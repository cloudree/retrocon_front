==> flow/design.v <==
module PPI8255(
	input RST,
	input [1:0] A,
	input CSb,
	input RDb,
	input WRb,
	input [7:0] DIN,
	input [7:0] PB,
	output [7:0] PA,
	output [7:0] PC,
	output reg [7:0] DOUT
);
	reg [7:0] REGA;
	reg [7:0] REGB;
	reg [7:0] REGC;
	reg [7:0] regCTRL;	 
	assign PA = REGA;
	assign PC = REGC;
	always @(*)
	begin
		case (A)
			2'b00: DOUT = REGA;
			2'b01: DOUT = PB;
			2'b10: DOUT = REGC;
			2'b11: DOUT = regCTRL;
		endcase
	end
	always @(posedge RST or posedge WRb)
	begin
		if (RST)
		begin
			regCTRL = 8'h9b;
			REGA = 8'h00;
			REGB = 8'h00;
			REGC = 8'h00;
		end
		else if (~CSb)
			begin
				case ({A,DIN[7]})
					3'b000: REGA = DIN;
					3'b010: REGB = DIN;
					3'b100: REGC = DIN;
					3'b110: REGC[ DIN[3:1] ] = DIN[0];
					3'b001: REGA = DIN;
					3'b011: REGB = DIN;
					3'b101: REGC = DIN;
					3'b111: regCTRL = DIN;
				endcase
			end
	end
endmodule
Reports on PPI8255
The steps from the RTL of PPI8255 to its reports follow in flow order.
Lines are those of the file above, counted from 1.
{ "inputs": {"top_module": "PPI8255", "clock_port": "WRb", "cell_library": "sky130hd", "lib_corner": "tt_025C_1v80"} }

Word-level counts
Source: Yosys, flattened and elaborated, memories not mapped. Widths are those after wreduce. Registers that Yosys merges into a memory's read port (data or address) are not register bits. Print and check cells do not count. Equal cells are merged and count once.
{ "op_classes": {"addsub": 1, "equal": 10, "shift": 2, "muxes": 4, "n_logic": 7, "reduce_logical": 10} }
{ "ops": {"columns": ["op", "n"], "rows": [
  ["8-bit case mux with 4-bit select", 1],
  ["8-bit case mux with 2-bit select", 1],
  ["8-bit 2-to-1 mux", 2],
  ["3-bit equality test (second input constant)", 4],
  ["1-bit by 4-bit variable shift with 8-bit output", 1],
  ["1-bit by 4-bit variable shift with 8-bit output (first input constant)", 1],
  ["8-bit bitwise AND", 1],
  ["8-bit OR", 1],
  ["8-bit NOT", 1],
  ["7-bit OR reduction", 1],
  ["2-bit AND reduction", 3],
  ["3-bit by 2-bit equality test with 1-bit output (second input constant)", 2],
  ["6-bit OR reduction", 1],
  ["5-bit OR reduction", 1],
  ["1-bit NOT", 4],
  ["2-bit equality test (second input constant)", 2],
  ["2-bit OR reduction", 2],
  ["3-bit negation with 4-bit output", 1],
  ["3-bit by 1-bit equality test with 1-bit output (second input constant)", 1],
  ["3-bit zero test", 1],
  ["2-bit by 1-bit equality test with 1-bit output (second input constant)", 1],
  ["2-bit zero test", 1]
]} }
{ "bits": {"regBits": 24, "in_bits": 22, "out_inout_bits": 24, "word_cells": 37} }

Longest topological paths
Yosys ltp: most cells in a row. Word level: on the elaborated netlist, between registers, memories and ports. Mapped: between sequential cells and ports; inverters and the memories' decode and read muxes count.
{ "logic_depth": {"ltp_word": 6, "abc_area": 0, "depth_mapped": 7, "mapped_depth_nobuf": 6} }

Netlist
The flow's flattened synthesis, as Yosys stat reports it; memories are mapped. The netlist is that of the ABC_AREA named above (0 if unset); the other value can give another one.
The area totals of this step are shown rounded.
{ "types": {"columns": ["type", "n", "type_area_um2"], "rows": [
  ["sky130_fd_sc_hd__dfrtp_1", 19, 475.456],
  ["sky130_fd_sc_hd__mux4_2", 8, 180.173],
  ["sky130_fd_sc_hd__mux2_2", 14, 157.651],
  ["sky130_fd_sc_hd__dfstp_2", 5, 131.376],
  ["sky130_fd_sc_hd__o21ai_0", 9, 45.043],
  ["sky130_fd_sc_hd__a21oi_1", 8, 40.038],
  ["sky130_fd_sc_hd__ha_1", 3, 37.536],
  ["sky130_fd_sc_hd__nand2_1", 8, 30.029],
  ["sky130_fd_sc_hd__o31ai_1", 4, 30.029],
  ["sky130_fd_sc_hd__nor2_1", 7, 26.275],
  ["sky130_fd_sc_hd__inv_1", 5, 18.768],
  ["sky130_fd_sc_hd__a211oi_1", 2, 15.014],
  ["sky130_fd_sc_hd__clkbuf_1", 4, 15.014],
  ["sky130_fd_sc_hd__nand3b_1", 2, 15.014],
  ["sky130_fd_sc_hd__nand2b_1", 2, 12.512],
  ["sky130_fd_sc_hd__nor2b_1", 2, 12.512],
  ["sky130_fd_sc_hd__nor4_1", 2, 12.512],
  ["sky130_fd_sc_hd__buf_6", 1, 11.261]
]} }
Not listed: further types 16, cells in them 18.
{ "mapped": {"cells": 123, "area_um2": 1400, "seqArea_um2": 606.8, "flip_flops": 24, "buf_cells": 7} }

Worst setup path after synthesis
Path of least setup slack by OpenSTA after synthesis, without wires, with an ideal clock, recovery checks aside; 20% of the period is set as input and as output delay. Where synthesis merged equal registers, the netlist keeps one of their names.
{ "synth_timing": {"path_type": "input to register", "start": "in DIN[1]", "end": "reg REGC[2]", "period_ps": 1900, "in_delay_ps": 380, "setup_ps": 134, "t_first_pin_ps": 380, "arrival_ps": 1716, "required_time_ps": 1766, "path_slack_ps": 50, "path_delay_ps": 1470, "stages": 7, "n_path_buf": 1, "period_less_setup_slack_ps": 1850} }
"path_delay_ps" = arrival - input delay + setup time.
"stages": output pins that drive a net of the path, with the launching flip-flop's if there is one; two outputs of one cell count as two.
"period_less_setup_slack_ps" is the clock period less the worst setup slack; recovery checks do not enter. This is arithmetic on one report: input and output delays are still those of the set period (20% each).
The rows between start and end are the longest chain of elaborated cells between them; the timing report does not say that the signal goes this way. Where chains are equally long, one stands for them.
Each line given opens the expression or statement behind the cell; cells for indexed reads and writes are added by Yosys, which also makes memories of some case tables.
A register here has more assigning lines than the two given.
Lines with a computed index may be missing from the assigning lines.
{ "synth_between": {"path_cell_list": "sky130_fd_sc_hd__inv_1 sky130_fd_sc_hd__ha_1 sky130_fd_sc_hd__buf_2 sky130_fd_sc_hd__or3b_4 sky130_fd_sc_hd__a211o_1 sky130_fd_sc_hd__a211oi_1 sky130_fd_sc_hd__o31ai_1", "elab_chain_len": 6, "cone_cells": 7, "cone_lines": 2, "classes_between": "add/sub (1); shift (2); mux (1); logic (3)"} }
{ "synth_lines": {"columns": ["element", "line_no", "source"], "rows": [
  ["start, declared", 7, "input [7:0] DIN,"],
  ["3-bit negation with 4-bit output", 43, "3'b110: REGC[ DIN[3:1] ] = DIN[0];"],
  ["1-bit by 4-bit variable shift with 8-bit output", 43, null],
  ["8-bit NOT", 43, null],
  ["8-bit bitwise AND", 43, null],
  ["8-bit OR", 43, null],
  ["8-bit case mux with 2-bit select", 39, "case ({A,DIN[7]})"],
  ["end, assigned", 35, "REGC = 8'h00;"],
  ["end, assigned", 42, "3'b100: REGC = DIN;"],
  ["end, declared", 15, "reg [7:0] REGC;"]
]} }

Timing after layout
Path of least setup slack in the final report of stored run 2 (OpenROAD, finished layout, wires in). Where an end is a register, its clock arrival counts in the times.
The report prints the path's times to 10 ps; the period is as set.
{ "layout_timing": {"path_type": "input to output", "start": "in A[0]", "end": "out DOUT[3]", "period_ps": 2580, "in_delay_ps": 520, "out_delay_ps": 520, "t_first_pin_ps": 520, "arrival_ps": 2130, "required_time_ps": 2060, "path_slack_ps": -60, "stages": 4, "n_path_buf": 3} }
The rows between start and end are the longest chain of elaborated cells between them; the timing report does not say that the signal goes this way. Where chains are equally long, one stands for them.
{ "layout_between": {"path_cell_list": "sky130_fd_sc_hd__clkdlybuf4s50_1 sky130_fd_sc_hd__buf_12 sky130_fd_sc_hd__mux4_2 sky130_fd_sc_hd__clkdlybuf4s50_1", "elab_chain_len": 2, "cone_cells": 5, "cone_lines": 1, "classes_between": "eq/ne (3); mux (1); reduce/logical (1)"} }
{ "layout_lines": {"columns": ["element", "line_no", "source"], "rows": [
  ["start, declared", 3, "input [1:0] A,"],
  ["2-bit equality test", 21, "case (A)"],
  ["8-bit case mux with 4-bit select", 21, null],
  ["end, declared", 11, "output reg [7:0] DOUT"]
]} }

Design PPI8255 on sky130hd. What follows are 2 stored runs of the flow, each under its own settings; their order means nothing. The constraints put input and output delay at 20% of the set period each and load the outputs with 0.01 pF.
By "period_less_ws_ps" is meant the clock period of the run minus its worst setup slack. This is arithmetic on one report: input and output delays are still those of the set period (20% each).
"critical_path_time_ps" = time allowed to the worst setup path (clock period - input delay - output delay, where it has them) - its slack; a late launch clock adds to it, a late capture clock takes from it.
"fin_power_uw" rests on the timing tool's default activity at the inputs, not on a simulated workload.
"critical_path_time_ps" is given in steps of 10 ps.
The results are shown rounded.
[
  {
    "run": "stored run 1",
    "settings": { "period_ns": 2.95, "CORE_UTILIZATION": 64, "PLACE_DENSITY": 0.51, "CORE_MARGIN": 6, "CELL_PAD_IN_SITES_GLOBAL_PLACEMENT": 0, "TNS_END_PERCENT": 55, "ABC_AREA": 1, "CAP_MARGIN": 15, "SLEW_MARGIN": 15 },
    "outcome": "no results, placement failed with GPL-0301"
  },
  {
    "run": "stored run 2",
    "settings": { "period_ns": 2.58, "CORE_UTILIZATION": 16, "SETUP_SLACK_MARGIN": -0.13, "HOLD_SLACK_MARGIN": 0.05, "TNS_END_PERCENT": 10, "GPL_ROUTABILITY_DRIVEN": 0, "CTS_CLUSTER_SIZE": 11, "CTS_CLUSTER_DIAMETER": 381, "CAP_MARGIN": 5, "SLEW_MARGIN": 30, "MAX_ROUTING_LAYER": "met5", "CORE_MARGIN": 2 },
    "results": { "fin_ws_ps": -64, "fin_power_uw": 1237, "critical_path_time_ps": 1610, "critical_path_type": "input to output", "ws_hold_ps": 504, "final_stdcell_area_um2": 2137, "total_negative_slack_ps": -245, "yosys_chip_area_um2": 1400, "total_die_area_um2": 9515, "finalUtil_pct": 24.9, "period_less_ws_ps": 2644 }
  }
]
